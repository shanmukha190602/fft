==> flow/design.v <==
`timescale 1ns / 1ps
module bfly2_4( x,y,wr,wi,x0r,x0i,x1r,x1i );  
    input signed [8:0]x,y;
    input signed [8:0]wr,wi;
    output[8:0]  x0r,x0i,x1r,x1i;
    wire [17:0] p1,p2;
    assign p1 = wr*y;
    assign p2 = wi*y;
    assign x0r = x + p1[8:0];
    assign x0i = p2[8:0];
    assign x1r = x - p1[8:0];
    assign x1i = -p2[8:0];
endmodule
`timescale 1ns / 1ps
module bfly4_4( xr,xi,yr,yi,wr,wi,x0r,x0i,x1r,x1i );  
    input signed [8:0] xr,xi,yr,yi;
    input signed [8:0] wr,wi;
    output [8:0] x0r,x0i,x1r,x1i;
    wire [17:0] p1,p2,p3,p4;
    assign p1 = wr*yr;
    assign p2 = wi*yi;
    assign p3 = wr*yi;
    assign p4 = wi*yr;
    assign x0r = xr+p1[17:8]-p2[17:8];
    assign x0i = xi+p3[17:8]+p4[17:8];
    assign x1r = xr-p1[17:8]+p2[17:8];
    assign x1i = xi-p3[17:8]-p4[17:8];
endmodule
`timescale 1ns / 1ps
module dit_fft_8( clk,sel,y_real,y_img );
    input clk;
    input [2:0] sel;
    output reg [8:0] y_real,y_img;
    wire [8:0] y0r,y1r,y2r,y3r,y4r,y5r,y6r,y7r,y0i,y1i,y2i,y3i,y4i,y5i,y6i,y7i;
    wire [8:0] x20r,x20i,x21r,x21i,x22r,x22i,x23r,x23i,x24r,x24i,x25r,x25i,x26r,x26i,x27r,x27i;
    wire [8:0] x10r,x10i,x11r,x11i,x12r,x12i,x13r,x13i,x14r,x14i,x15r,x15i,x16r,x16i,x17r,x17i;
    wire [8:0] x0,x1,x2,x3,x4,x5,x6,x7;
    parameter w0r=9'b1;
    parameter w0i=9'b0;
    parameter w1r=9'b010110101;  
    parameter w1i=9'b101001011;  
    parameter w2r=9'b0;
    parameter w2i=9'b111111111;  
    parameter w3r=9'b101001011;  
    parameter w3i=9'b101001011;  
    assign x0=9'b1;  
    assign x1=9'b10;     
    assign x2=9'b100;    
    assign x3=9'b1000;   
    assign x4=9'b10000;  
    assign x5=9'b100000;     
    assign x6=9'b1000000;    
    assign x7=9'b10000000;   
    bfly2_4 s11(x0,x4,w0r,w0i,x10r,x10i,x11r,x11i);
    bfly2_4 s12(x2,x6,w0r,w0i,x12r,x12i,x13r,x13i);
    bfly2_4 s13(x1,x5,w0r,w0i,x14r,x14i,x15r,x15i);
    bfly2_4 s14(x3,x7,w0r,w0i,x16r,x16i,x17r,x17i);
    bfly2_4 s21(x10r,x12r,w0r,w0i,x20r,x20i,x22r,x22i);
    bfly2_4 s22(x11r,x13r,w2r,w2i,x21r,x21i,x23r,x23i);
    bfly2_4 s23(x14r,x16r,w0r,w0i,x24r,x24i,x26r,x26i);
    bfly2_4 s24(x15r,x17r,w2r,w2i,x25r,x25i,x27r,x27i);
    bfly2_4 s31(x20r,x24r,w0r,w0i,y0r,y0i,y4r,y4i);
    bfly4_4 s32(x21r,x21i,x25r,x25i,w1r,w1i,y1r,y1i,y5r,y5i);
    bfly2_4 s33(x22r,x26r,w2r,w2i,y2r,y2i,y6r,y6i);
    bfly4_4 s34(x23r,x23i,x27r,x27i,w3r,w3i,y3r,y3i,y7r,y7i);
    always@(posedge clk)
         case(sel)
       0:begin y_real = y0r; y_img = y0i; end
       1:begin y_real = y1r; y_img = y1i; end
       2:begin y_real = y2r; y_img = y2i; end
       3:begin y_real = y3r; y_img = y3i; end
       4:begin y_real = y4r; y_img = y4i; end
       5:begin y_real = y5r; y_img = y5i; end
       6:begin y_real = y6r; y_img = y6i; end
       7:begin y_real = y7r; y_img = y7i; end
      endcase
endmodule
# == Tool chain data of dit_fft_8 ==
# Tool output for the design above, in the order of the flow.
# Line numbers count from 1 in the design file above.
# Operators carry their Yosys type and port widths (W data, S select, Z words).
# Cell names lack the library's common part.
# Not given: --
# setup
top,dit_fft_8
clock_port,clk
cell_library,sky130hd
pvt_corner,tt_025C_1v80

# == After elaboration ==
# Counts by Yosys on the flattened word-level netlist (proc, flatten, opt, wreduce; memories kept). Register bits leave out memories and registers merged into their read ports (data or address); mux counts leave out enables and synchronous resets folded into registers. Print and check cells are left out. Cells with the same type and inputs are merged into one.
# classes
eq_ne,7
mux,2
n_reduce_logical,5
# ops
operator,count
$pmux W9 S7,1
$pmux W9 S5,1
$eq A3 B3 Y1 const B,4
$reduce_or A2 Y1,4
$eq A3 B2 Y1 const B,2
$eq A3 B1 Y1 const B,1
$logic_not A3 Y1,1
# bits
reg_bits,18
in_bits,4
wordCells,16

# == Longest topological paths ==
# Longest topological path by Yosys (ltp), each cell counted once; first at word level (registers and memories cut), then after technology mapping (sequential cells cut; the memories' decode and read muxes count).
# logic_depth
word_depth,3
ABC_AREA,0
ltp_mapped,3
depth_no_buf,2

# == Mapped cells and area ==
# Yosys stat after the flow's synthesis: flattened, memories mapped to cells. It holds for the ABC_AREA given above (unset counts as 0); a run with the other value may have another netlist.
# The area totals of this step are shown rounded.
# by_type
type,count,area_total_um2
dfxtp_1,14,280.269
buf_4,5,37.536
buf_6,2,22.522
xnor2_1,2,17.517
mux2_4,1,15.014
nand2b_4,1,13.763
nand2_4,1,11.261
a21oi_1,2,10.01
o21ai_0,2,10.01
and2b_1,1,7.507
inv_1,2,7.507
nand2_1,2,7.507
nand3b_1,1,7.507
nor2_1,2,7.507
o21a_1,1,7.507
o21ai_1,1,5.005
clkbuf_1,1,3.754
# synth_totals
mapped_cells,41
area_um2,470
flip_flops,14
n_buf,8
# The figures by module come from a second, unflattened synthesis with its own total; it is not the netlist above.
# hier_totals
cells_unflattened,6713
area_unflattened_um2,57000
# Each row is one instance without its submodules.
# modules
module,instances,n_cells,mod_area_um2,seq_area_um2
bfly2_4,10,368,3000,0.0
bfly4_4,2,1426,13000,0.0
dit_fft_8,1,181,1600,360

# == Timing after synthesis ==
# Path of least setup slack by OpenSTA after synthesis, without wires, with an ideal clock, recovery checks aside; 20% of the period is set as input and as output delay. Where synthesis merged equal registers, the netlist keeps one of their names.
# synth_timing
path_type,input to register
start,input sel[1]
end,register y_real[8]
tclk_ns,1.1
arrival_ns,0.659
required_ns,0.979
path_slack_ns,0.320
path_delay_ns,0.560
driving_pins,2
synth_period_reached_ns,0.78
# "path_delay_ns" = arrival - input delay + setup time.
# "driving_pins" counts driving pins, that of a launching flip-flop among them; a cell with two outputs on the path counts twice.
# "synth_period_reached_ns" is the clock period less the worst setup slack; recovery checks do not enter. This is arithmetic on one report: input and output delays are still those of the set period (20% each).
# Between the ends stands the longest chain of elaborated cells between them, by number of cells; it is not shown to be the way that was timed. Of several equally long chains one is given.
# Each line given opens the expression or statement behind the cell; cells for indexed reads and writes are added by Yosys, which also makes memories of some case tables.
# A register here has more assigning lines than the two given.
# synth_between
path_cell_list,buf_4 mux2_4
elab_chain_cells,3
cells_between,12
# synth_rtl
element,line_no,rtl
"start, declared",32,input [2:0] sel;
$eq A3 B3 Y1,67,case(sel)
$reduce_or A2 Y1,--,
$pmux W9 S5,67,
"end, assigned",68,0:begin y_real = y0r; y_img = y0i; end
"end, assigned",69,1:begin y_real = y1r; y_img = y1i; end
"end, declared",33,"output reg [8:0] y_real,y_img;"

# == Path in the finished layout ==
# From the final timing report of record 2: the path of least setup slack in the routed layout; clock arrival at registers is part of the times.
# layout_timing
path_type,register to output
start,register (name not given)
end,output y_img[2]
tclk_ns,0.549
out_delay_ns,0.11
arrival_ns,0.72
required_ns,0.44
path_slack_ns,-0.28
driving_pins,2
# layout_between
path_cell_list,dfxtp_2 buf_6
# layout_rtl
element,line_no,rtl
"end, declared",33,"output reg [8:0] y_real,y_img;"
# Chain of elaborated cells between the ends: none given.

# Top module dit_fft_8; platform sky130hd; tools Yosys and OpenROAD; 2 stored runs in no particular order. Input and output delays are each 20% of the period that was set; the output load is 0.01 pF.
# "achieved_clock_period_ns" = clock period - worst setup slack. The figure is calculated, with input and output delays left at 20% of the set period.
# "worstPathTime_ns" is the time allowed to the run's worst setup path (the clock period less input and output delay, where it has them) less its slack. Clock arrival times count: a late capture clock shortens it, a late launch clock lengthens it.
# "power.total_uw" rests on the timing tool's default activity at the inputs, not on a simulated workload.
# The measured numbers are rounded.
# Among the settings, - means not set for that run.
# A result given as - is not shown for that run.
run,period_ns,CORE_UTILIZATION,SETUP_SLACK_MARGIN,PLACE_DENSITY_LB_ADDON,HOLD_SLACK_MARGIN,CORE_ASPECT_RATIO,CELL_PAD_IN_SITES_GLOBAL_PLACEMENT,CAP_MARGIN,SLEW_MARGIN,CORE_MARGIN,ys_area_um2,setup_worst_slack_ns,post_route_util_pct,worst_hold_slack_ns,setupTns_ns,design_die_area_um2,power.total_uw,achieved_clock_period_ns,worstPathTime_ns,worst_path_kind,finish.stdcell_area_um2
record 1,0.973,41,0.11,0.04,-0.06,0.54,3,15,40,2,-,-,-,-,-,-,-,-,-,-,-
record 2,0.549,40,-,-,-,-,-,20,20,2,470,-0.28,64,0.10,-4.9,1500,2200,0.832,0.72,register to output,720
# Record 1: not finished: floorplanning ended with error PDN-0185
